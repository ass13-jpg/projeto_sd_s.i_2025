==> flow/design.v <==
module safecrack_fsm (
    input  logic       clk,
    input  logic       rstn,
    input  logic [2:0] btn,    
    output logic        LEDG1,  
    output logic        LEDG2,  
    output logic        LEDG3,  
    output logic        LEDG4,  
    output logic        LEDG5,  
    output logic        LEDG6,  
    output logic        LEDG7,  
    output logic        LEDG8,  
    output logic        LEDV1   
);
    typedef enum logic [4:0] { 
        S0      = 5'b00001,   
        S1      = 5'b00010,   
        S2      = 5'b00100,   
        WAIT    = 5'b01000,   
        ERRO    = 5'b10000    
    } state_t;
    state_t state, next_state;
    logic [2:0] btn_prev, btn_edge, btn_pos;
    logic       any_btn_edge;
    localparam int BLINK_DELAY = 250_000_000;     
    logic [$clog2(BLINK_DELAY)-1:0] delay_cnt, next_delay_cnt;
    always_comb begin
        btn_pos      = ~btn;                 
        btn_edge     = btn_pos & ~btn_prev;  
        any_btn_edge = (|btn_edge);          
    end 
    always_ff @(posedge clk or negedge rstn) begin
        if (~rstn) begin
            btn_prev    <= 3'b000;
            delay_cnt   <= BLINK_DELAY;
            state       <= S0;
        end
        else begin
            btn_prev    <= btn_pos;
            delay_cnt   <= next_delay_cnt;
            state       <= next_state;
        end
    end
    always_comb begin
        next_state     = state;
        next_delay_cnt = delay_cnt;
        unique case (state)
            S0: begin
                if (btn_edge == 3'b001) next_state = S1;   
                else if (any_btn_edge) next_state = ERRO;  
                else next_state = S0;   
            end
            S1: begin
                if (btn_edge == 3'b010) next_state = S2;   
                else if (any_btn_edge) next_state = ERRO;  
                else next_state = S1;   
            end
            S2: begin
                if (btn_edge == 3'b100) next_state = WAIT;   
                else if (any_btn_edge) next_state = ERRO;  
                else next_state = S2;   
            end
            WAIT: begin
                if (delay_cnt > 0) begin
                    next_delay_cnt = delay_cnt - 1;
                end else begin
                    next_state     = S0;
                    next_delay_cnt = BLINK_DELAY;   
                end
            end
            ERRO: begin
                if (delay_cnt > 100_000_000) begin
                    next_delay_cnt = delay_cnt - 1;
                end else begin
                    next_state     = S0;
                    next_delay_cnt = BLINK_DELAY;   
                end
            end
            default: next_state = S0;   
        endcase
    end
    always_comb begin
        LEDG1 = 0;
        LEDG2 = 0;
        LEDG3 = 0;
        LEDG4 = 0;
        LEDG5 = 0;
        LEDG6 = 0;
        LEDG7 = 0;
        LEDG8 = 0;
        LEDV1 = 0;
        case (state)
            S0: begin
                LEDG1 = 1;  
            end
            S1: begin
                LEDG1 = 1;  
                LEDG2 = 1;  
            end
            S2: begin
                LEDG1 = 1;  
                LEDG2 = 1;  
                LEDG3 = 1;  
            end
            WAIT: begin
                LEDG1 = 1;  
                LEDG2 = 1;
                LEDG3 = 1;
                LEDG4 = 1;
                LEDG5 = 1;
                LEDG6 = 1;
                LEDG7 = 1;
                LEDG8 = 1;
            end
            ERRO: begin
                LEDV1 = 1;  
            end
            default: begin
                LEDG1 = 0;
                LEDG2 = 0;
                LEDG3 = 0;
                LEDG4 = 0;
                LEDG5 = 0;
                LEDG6 = 0;
                LEDG7 = 0;
                LEDG8 = 0;
                LEDV1 = 0;
            end
        endcase
    end
endmodule
Reports on safecrack_fsm
The steps from the RTL of safecrack_fsm to its reports follow in flow order.
Lines are those of the file above, counted from 1.
Operators carry their Yosys type and port widths (W data, S select, Z words).
Library cell names are shortened.
The mark n/a stands for no value.
- top module: safecrack_fsm
- clock port: clk
- cell library: sky130hd
- corner: tt_025C_1v80

Word-level counts
Source: Yosys, flattened and elaborated, memories not mapped. Widths are those after wreduce. Registers that Yosys merges into a memory's read port (data or address) are not register bits. Print and check cells do not count. Equal cells are merged and count once.
- flip-flop bits (word level) at 36
- noted input bits: 5
- noted output and inout bits: 9
- cells after elaboration: 42
- noted $add $sub $neg: 1
- $lt $le $gt $ge: 2
- noted equal/unequal tests: 10
- muxes and demuxes: 17
- bitwise operators at 3
- noted reduce/logical cells: 6
- operator list (operator ; number):
    $pmux W28 S2 ; 1
    $mux W28 ; 2
    $mux W5 ; 8
    $sub A28 B1 Y28 const B ; 1
    $gt A28 B1 Y1 const B ; 1
    $gt A28 B27 Y1 const B ; 1
    $pmux W5 S5 ; 1
    $not A3 Y3 ; 2
    $reduce_or A3 Y1 ; 2
    $eq A5 B1 Y1 const B ; 1
    $eq A5 B2 Y1 const B ; 1
    $eq A5 B3 Y1 const B ; 1
    $eq A5 B4 Y1 const B ; 1
    $eq A5 B5 Y1 const B ; 1
    $mux W1 ; 5
    $ne A2 B2 Y1 const B ; 2
    $reduce_or A4 Y1 ; 1
    $eq A3 B1 Y1 const B ; 1
    $eq A3 B2 Y1 const B ; 1
    $eq A3 B3 Y1 const B ; 1
    $and A3 B3 Y3 ; 1
    $reduce_and A2 Y1 ; 1
    $reduce_bool A2 Y1 ; 1
    $reduce_or A2 Y1 ; 1

Logic depth
Longest topological path by Yosys (ltp), each cell counted once; first at word level (registers and memories cut), then after technology mapping (sequential cells cut; the memories' decode and read muxes count).
- depth after elaboration at 6
- ABC_AREA: 1
- noted mapped depth: 13
- noted gate-level depth less buffers: 12

After synthesis
Yosys stat after the flow's synthesis: flattened, memories mapped to cells. It holds for the ABC_AREA given above (unset counts as 0); a run with the other value may have another netlist.
- cell count: 351
- mapped area at 2423.6 um^2
- noted sequential part of the area: 918.4 um^2
- flip-flop cells at 36
- buffer cells at 10
- cell types (type ; number ; total area (um^2)):
    dfrtp_1 ; 22 ; 550.528
    nand2_1 ; 108 ; 405.389
    dfstp_2 ; 14 ; 367.853
    nor2_1 ; 62 ; 232.723
    inv_1 ; 36 ; 135.13
    nand3_1 ; 22 ; 110.106
    xor2_1 ; 11 ; 96.342
    nand4_1 ; 15 ; 93.84
    nor2_2 ; 13 ; 81.328
    xnor2_1 ; 5 ; 43.792
    buf_6 ; 3 ; 33.782
    nor2_4 ; 3 ; 33.782
    buf_4 ; 4 ; 30.029
    nor3_1 ; 6 ; 30.029
    ha_1 ; 2 ; 25.024
    o211ai_1 ; 3 ; 22.522
    o21ai_0 ; 4 ; 20.019
    a21oi_1 ; 3 ; 15.014
Other cell types: 12; their cells: 15.

Path before layout
OpenSTA on the mapped netlist: ideal clock, no wires. The path of least setup slack (recovery checks aside). Input and output delay are each 20% of the period. Register names are those of the netlist, which keeps one name where synthesis merged equal registers.
- path kind: register to register
- start: register delay_cnt[0]
- end: register delay_cnt[24]
- period: 2050 ps
- library setup time: 116 ps
- noted launch time at the first pin: 0 ps
- arrival at 1519 ps
- required time: 1934 ps
- slack at 415 ps
- delay of the path at 1635 ps
- noted driving pins on the path: 11
- noted path buffers: 0
- period reached after synthesis: 1635 ps
"delay of the path" = arrival - input delay + setup time.
"driving pins on the path" counts driving pins, that of a launching flip-flop among them; a cell with two outputs on the path counts twice.
"period reached after synthesis" is the clock period less the worst setup slack; recovery checks do not enter. This is arithmetic on one report: input and output delays are still those of the set period (20% each).
Between the ends stands the longest chain of elaborated cells between them, by number of cells; it is not shown to be the way that was timed. Of several equally long chains one is given.
A line is the first line of the expression or statement that the cell stems from. Yosys adds cells for indexed reads and writes and turns some case tables into memories.
- path through: dfrtp_1 > inv_1 > ha_1 > nand2_1 > nor2_1 > inv_1 > nor2_1 > xor2_1 > nor2_1 > nand2_1 > nand2_1
- noted cells in the longest elaborated chain: 3
- elaborated cells between the ends (all ways): 6
- those cells by class: add/sub (1); compare (2); mux (3)
- ends and longest elaborated chain, post-synthesis (what ; line ; source):
    from (decl) ; 26 ; logic [$clog2(BLINK_DELAY)-1:0] delay_cnt, next_delay_cnt;
    from (assign) ; 35 ; delay_cnt   <= BLINK_DELAY;
    from (assign) ; 40 ; delay_cnt   <= next_delay_cnt;
    $sub A28 B1 Y28 ; 73 ; next_delay_cnt = delay_cnt - 1;
    $mux W28 ; 72 ; if (delay_cnt > 100_000_000) begin
    $pmux W28 S2 ; 47 ; unique case (state)
    to (assign) ; 35 ;
    to (assign) ; 40 ;
    to (decl) ; 26 ;

Path in the finished layout
From the final timing report of run 2: the path of least setup slack in the routed layout; clock arrival at registers is part of the times.
The report prints the path's times to 10 ps; the period is as set.
- path kind: register to output
- start: register state
- end: output LEDG1
- period: 2330 ps
- output delay: 470 ps
- noted launch time at the first pin: 280 ps
- arrival at 1550 ps
- required time: 1860 ps
- slack at 310 ps
- noted driving pins on the path: 4
- noted path buffers: 1
Where an end lacks its bit number, it is one bit of the signal, or one of the new flip-flops if synthesis recoded a state register.
- path through: dfrtp_1 > inv_1 > nand4_1 > clkdlybuf4s50_1
- ends and longest elaborated chain, after layout (what ; line ; source):
    from (decl) ; 22 ; state_t state, next_state;
    from (assign) ; 36 ; state       <= S0;
    from (assign) ; 41 ; state       <= next_state;
    to (decl) ; 5 ; output logic        LEDG1,
No chain of elaborated cells between the ends is given.

Hand-over note for safecrack_fsm

safecrack_fsm through Yosys and OpenROAD on sky130hd: 2 stored runs, unordered, with their settings and measured results. The constraints put input and output delay at 20% of the set period each and load the outputs with 0.01 pF.
"reached clock period" is the run's clock period less its worst setup slack. It is reckoned from that one timing run; input and output delays stay at 20% of the period that was set.
"worst path time" = time allowed to the worst setup path (clock period - input delay - output delay, where it has them) - its slack; a late launch clock adds to it, a late capture clock takes from it.
By "total power after layout" is meant OpenSTA's value without simulated activity: inputs other than the clock are taken to toggle once in ten clock periods, and the tool carries that through the logic.
"worst path time" is given in steps of 10 ps.

Run 1

==> flow/run.sh <==
#!/bin/bash
# the make line also repeats the synthesis and layout settings of config.mk as NAME=value (left out here)
make -C /OpenROAD-flow-scripts/flow DESIGN_CONFIG=/design/flow/config.mk WORK_HOME=/design/flow/orfs CLKGATE_MAP_FILE= finish
==> flow/config.mk <==
export PLATFORM = sky130hd
export DESIGN_NAME = safecrack_fsm
export DESIGN_NICKNAME = safecrack_fsm
export VERILOG_FILES = /design/flow/design.v
export SDC_FILE = /design/flow/constraint.sdc
export NUM_CORES = 4
export LEC_CHECK = 0
export CAP_MARGIN = 20
export CELL_PAD_IN_SITES_DETAIL_PLACEMENT = 1
export CELL_PAD_IN_SITES_GLOBAL_PLACEMENT = 1
export CORE_ASPECT_RATIO = 1.89
export CORE_MARGIN = 7
export CORE_UTILIZATION = 72
export CTS_CLUSTER_DIAMETER = 364
export CTS_CLUSTER_SIZE = 66
export GPL_ROUTABILITY_DRIVEN = 0
export GPL_TIMING_DRIVEN = 1
export MAX_ROUTING_LAYER = met4
export MIN_ROUTING_LAYER = met2
export PLACE_DENSITY_LB_ADDON = 0.19
export SLEW_MARGIN = 40
export TNS_END_PERCENT = 95
==> flow/constraint.sdc <==
create_clock -name core_clock -period 2.97 [get_ports {clk}]
set_input_delay 0.5940 -clock core_clock [delete_from_list [all_inputs] [get_ports {clk}]]
set_output_delay 0.5940 -clock core_clock [all_outputs]
set_load 0.01 [all_outputs]

Run 1: incomplete, placement halted on FLW-0024.

Run 2

==> flow/run.sh <==
#!/bin/bash
# the make line also repeats the synthesis and layout settings of config.mk as NAME=value (left out here)
make -C /OpenROAD-flow-scripts/flow DESIGN_CONFIG=/design/flow/config.mk WORK_HOME=/design/flow/orfs CLKGATE_MAP_FILE= finish
==> flow/config.mk <==
export PLATFORM = sky130hd
export DESIGN_NAME = safecrack_fsm
export DESIGN_NICKNAME = safecrack_fsm
export VERILOG_FILES = /design/flow/design.v
export SDC_FILE = /design/flow/constraint.sdc
export NUM_CORES = 4
export LEC_CHECK = 0
export ABC_AREA = 1
export CAP_MARGIN = 0
export CELL_PAD_IN_SITES_DETAIL_PLACEMENT = 0
export CORE_MARGIN = 8
export CORE_UTILIZATION = 52
export CTS_CLUSTER_DIAMETER = 61
export CTS_CLUSTER_SIZE = 94
export GPL_ROUTABILITY_DRIVEN = 1
export HOLD_SLACK_MARGIN = 0.03
export SETUP_SLACK_MARGIN = 0.13
export SLEW_MARGIN = 20
==> flow/constraint.sdc <==
create_clock -name core_clock -period 2.33 [get_ports {clk}]
set_input_delay 0.4660 -clock core_clock [delete_from_list [all_inputs] [get_ports {clk}]]
set_output_delay 0.4660 -clock core_clock [all_outputs]
set_load 0.01 [all_outputs]

Measured in run 2:
- noted the summed negative setup slack: 0 ps
- standard-cell area after layout at 2,663.8 um^2
- noted the worst path time: 1,550 ps
- worst setup path kind: register to output
- smallest setup slack at 312 ps
- post-layout utilization at 0.579
- total power after layout at 2.120 mW
- noted the die footprint: 7,101.4 um^2
- noted the reached clock period: 2,018 ps
- synthesized cell area: 2,423.6 um^2

End of note.
